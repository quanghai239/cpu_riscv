==> flow/design.v <==
module db_fsm
(
    input logic clk, rst_n,
    input logic btn,
    output logic db
);
localparam logic [2:0]
    zero    = 3'b000,
    wait1_1 = 3'b001,
    wait1_2 = 3'b010,
    wait1_3 = 3'b011,
    one     = 3'b100,
    wait0_1 = 3'b101,
    wait0_2 = 3'b110,
    wait0_3 = 3'b111;
localparam int N = 18;
logic [N-1:0] q_reg;
logic [N-1:0] q_next;
logic m_tick;
logic [2:0] state_reg, state_next;
always_ff @(posedge clk)
    q_reg <= q_next;
assign q_next = q_reg + 1;
assign m_tick = (q_reg == 0) ? 1'b1 : 1'b0;
always_ff @(posedge clk, negedge rst_n)
    if (!rst_n)
        state_reg <= zero;
    else
        state_reg <= state_next;
always_comb
begin
    state_next = state_reg;  
    db = 1'b0;               
    case (state_reg)
        zero: begin
            if (btn)
                state_next = wait1_1;
        end
        wait1_1: begin
            if (~btn)
                state_next = zero;
            else if (m_tick)
                state_next = wait1_2;
        end
        wait1_2: begin
            if (~btn)
                state_next = zero;
            else if (m_tick)
                state_next = wait1_3;
        end
        wait1_3: begin
            if (~btn)
                state_next = zero;
            else
                state_next = one;
        end
        one: begin
            db = 1'b1;
            if (~btn)
                state_next = wait0_1;
            else if (m_tick)
                state_next = one;
        end
        wait0_1: begin
            db = 1'b1;
            if (btn)
                state_next = one;
            else if (m_tick)
                state_next = wait0_2;
        end
        wait0_2: begin
            db = 1'b1;
            if (btn)
                state_next = one;
            else if (m_tick)
                state_next = wait0_3;
        end
        wait0_3: begin
            db = 1'b1;
            if (btn)
                state_next = one;
            else if (m_tick)
                state_next = zero;
        end
        default: state_next = zero;  
    endcase
end
endmodule
==> Reports on db_fsm <==
What the tools print for db_fsm, step after step.
Line numbers count from 1 in the design file above.
Operators: Yosys type, input widths -> output width; for muxes data width and select width s.
{ "design": {"design": "db_fsm", "clock": "clk", "lib": "sky130hd", "lib_corner": "tt_025C_1v80"} }

==> Elaborated design <==
Counts by Yosys on the flattened word-level netlist (proc, flatten, opt, wreduce; memories kept). Register bits leave out memories and registers merged into their read ports (data or address). Print and check cells are left out. Cells with the same type and inputs are merged into one.
{ "classes": {"addsub": 1, "reduce_and_logical": 5, "n_eq": 14, "n_mux": 17} }
{ "ops": {"columns": ["cell", "count"], "rows": [
  ["$mux 3", 14],
  ["$pmux 3 s8", 1],
  ["$add 18x1->18 const B", 1],
  ["$logic_not 18->1", 1],
  ["$ne 3x3->1 const B", 6],
  ["$eq 3x3->1 const B", 4],
  ["$reduce_or 4->1", 2],
  ["$reduce_and 7->1", 1],
  ["$eq 3x2->1 const B", 2],
  ["$eq 3x1->1 const B", 1],
  ["$logic_not 3->1", 1],
  ["$ne 2x2->1 const B", 1],
  ["$pmux 1 s2", 1],
  ["$mux 1", 1]
]} }
{ "bits": {"elab_cells": 39, "reg_bits": 21, "in_bits": 3, "out_inout_bits": 1} }

==> Depth <==
Yosys ltp: most cells in a row. Word level: on the elaborated netlist, between registers, memories and ports. Mapped: between sequential cells and ports; inverters and the memories' decode and read muxes count.
{ "logic_depth": {"depth_word": 5, "abc_area": 1, "mapped_depth": 7, "mapped_depth_nobuf": 7} }

==> Synthesis result <==
Source: synth_stat.txt of the flow (Yosys; design flattened, memories mapped). It holds for the ABC_AREA given above (unset counts as 0); a run with the other value may have another netlist.
Totals and module areas in this step are rounded.
{ "synth_totals": {"sequential_area_um2": 560, "flip_flops": 26, "buf_cells": 1, "mapped_area_um2": 1200, "mapped_cells": 155} }
{ "types": {"columns": ["cell_type", "count", "type_area_um2"], "rows": [
  ["sky130_fd_sc_hd__dfxtp_1", 18, 360.346],
  ["sky130_fd_sc_hd__dfrtp_1", 7, 175.168],
  ["sky130_fd_sc_hd__nand2_1", 33, 123.869],
  ["sky130_fd_sc_hd__xor2_1", 11, 96.342],
  ["sky130_fd_sc_hd__nand3_1", 16, 80.077],
  ["sky130_fd_sc_hd__nor2_1", 19, 71.318],
  ["sky130_fd_sc_hd__inv_1", 17, 63.811],
  ["sky130_fd_sc_hd__nor2_2", 5, 31.28],
  ["sky130_fd_sc_hd__nand3_2", 3, 30.029],
  ["sky130_fd_sc_hd__dfstp_2", 1, 26.275],
  ["sky130_fd_sc_hd__ha_1", 2, 25.024],
  ["sky130_fd_sc_hd__nand4_1", 4, 25.024],
  ["sky130_fd_sc_hd__nor3_1", 4, 20.019],
  ["sky130_fd_sc_hd__nor3_2", 2, 20.019],
  ["sky130_fd_sc_hd__nand2_2", 3, 18.768],
  ["sky130_fd_sc_hd__xnor2_1", 2, 17.517],
  ["sky130_fd_sc_hd__nor2_4", 1, 11.261],
  ["sky130_fd_sc_hd__inv_2", 2, 7.507]
]} }
Other cell types: 5; their cells: 5.

==> Path before layout <==
Path of least setup slack by OpenSTA after synthesis, without wires, with an ideal clock, recovery checks aside; 20% of the period is set as input and as output delay. Where synthesis merged equal registers, the netlist keeps one of their names.
{ "synth_path": {"path_type": "reg2reg", "from": "register q_reg[0]", "to": "register state_reg", "clock_period_ns": 1.47, "launch_ns": 0.000, "setup_ns": 0.118, "stages": 8, "t_arrival_ns": 1.090, "n_path_buf": 0, "required_time_ns": 1.352, "path_delay_ns": 1.208, "path_slack_ns": 0.262, "period_less_setup_slack_ns": 1.208} }
"path_delay_ns" = arrival - input delay + setup time.
"stages" counts driving pins, that of a launching flip-flop among them; a cell with two outputs on the path counts twice.
"period_less_setup_slack_ns" = period - worst setup slack (recovery checks aside). The figure is calculated, with input and output delays left at 20% of the set period.
An end named without its bit number is one bit of that signal or, where synthesis recoded a state register, one of its new flip-flops.
Between the ends stands the longest chain of elaborated cells between them, by number of cells; it is not shown to be the way that was timed. Of several equally long chains one is given.
A line is the first line of the expression or statement that the cell stems from. Yosys adds cells for indexed reads and writes and turns some case tables into memories.
{ "synth_via": {"cell_sequence": "sky130_fd_sc_hd__dfxtp_1 > sky130_fd_sc_hd__inv_1 > sky130_fd_sc_hd__ha_1 > sky130_fd_sc_hd__nand3_1 > sky130_fd_sc_hd__nor2_1 > sky130_fd_sc_hd__nand2_2 > sky130_fd_sc_hd__nand3_1 > sky130_fd_sc_hd__nand2_1", "elab_chain_len": 5, "cells_between": 22, "lines_between": 14, "cone_classes": "6 x eq/ne; 14 x mux; 2 x reduce/logical"} }
{ "synth_rtl": {"columns": ["item", "line", "text"], "rows": [
  ["start: declaration", 17, "logic [N-1:0] q_reg;"],
  ["start: assignment", 22, "q_reg <= q_next;"],
  ["$logic_not 18->1", 24, "assign m_tick = (q_reg == 0) ? 1'b1 : 1'b0;"],
  ["$mux 1", 24, null],
  ["$mux 3", 82, "else if (m_tick)"],
  ["$mux 3", 80, "if (btn)"],
  ["$pmux 3 s8", 34, "case (state_reg)"],
  ["end: assignment", 27, "state_reg <= zero;"],
  ["end: assignment", 29, "state_reg <= state_next;"],
  ["end: declaration", 20, "logic [2:0] state_reg, state_next;"]
]} }
Some nets on the timed path still bear RTL names; the line given drives or declares the net.
{ "synth_nets": {"columns": ["net", "line", "text"], "rows": [
  ["q_next[0]", 23, "assign q_next = q_reg + 1;"]
]} }

==> Path in the finished layout <==
From the final timing report of run 1: the path of least setup slack in the routed layout; clock arrival at registers is part of the times.
{ "layout_path": {"path_type": "reg2out", "from": "register state_reg", "to": "output db", "launch_ns": 0.32, "output_delay_ns": 0.24, "required_time_ns": 0.97, "t_arrival_ns": 1.04, "n_path_buf": 1, "path_slack_ns": -0.07, "stages": 4, "clock_period_ns": 1.21} }
An end named without its bit number is one bit of that signal or, where synthesis recoded a state register, one of its new flip-flops.
{ "layout_via": {"cell_sequence": "sky130_fd_sc_hd__dfrtp_1 > sky130_fd_sc_hd__nor2_1 > sky130_fd_sc_hd__nand2_1 > sky130_fd_sc_hd__buf_2"} }
{ "layout_rtl": {"columns": ["item", "line", "text"], "rows": [
  ["start: declaration", 20, "logic [2:0] state_reg, state_next;"],
  ["start: assignment", 27, "state_reg <= zero;"],
  ["start: assignment", 29, "state_reg <= state_next;"],
  ["end: declaration", 5, "output logic db"]
]} }
No chain of elaborated cells between the ends is given.

Appendix: measured runs

Stored flow runs of db_fsm (2 of them; Yosys, OpenROAD, sky130hd). They differ in their settings and are not a sequence. Constraints: input delay and output delay 20% of the set period each, output load 0.01 pF.
"period_less_ws_ns" is the run's clock period less its worst setup slack. It is reckoned from that one timing run; input and output delays stay at 20% of the period that was set.
"worst_path_allowed_less_slack_ns": the worst setup path's part of the clock period (all of it between registers, 20% less for each end at a port) less its slack. A launch clock that arrives late makes it longer, a capture clock that arrives late makes it shorter.
"totalPower_uw" rests on the timing tool's default activity at the inputs, not on a simulated workload.
Results are given in rounded form.
[
  {
    "run": "run 1",
    "settings": { "period_ns": 1.21, "CORE_UTILIZATION": 41, "PLACE_DENSITY_LB_ADDON": 0.16, "ABC_AREA": 1, "CTS_CLUSTER_DIAMETER": 213, "CAP_MARGIN": 20, "SLEW_MARGIN": 40, "MIN_ROUTING_LAYER": "met1", "CORE_MARGIN": 2 },
    "results": { "totalPower_uw": 1300, "post_route_stdcell_area_um2": 1600, "worst_path_allowed_less_slack_ns": 1.04, "critical_path_type": "reg2out", "utilization_pct": 56, "fin_tns_ns": -0.069, "total_die_area_um2": 3500, "timing.setup.ws_ns": -0.069, "period_less_ws_ns": 1.279, "synthArea_um2": 1200 }
  },
  {
    "run": "run 2",
    "settings": { "period_ns": 0.796, "CORE_UTILIZATION": 45, "PLACE_DENSITY_LB_ADDON": 0.17, "CELL_PAD_IN_SITES_GLOBAL_PLACEMENT": 3, "ABC_AREA": 1, "GPL_TIMING_DRIVEN": 0, "SLEW_MARGIN": 5, "CAP_MARGIN": 20, "CORE_MARGIN": 2 },
    "outcome": "incomplete, placement halted on FLW-0024"
  }
]
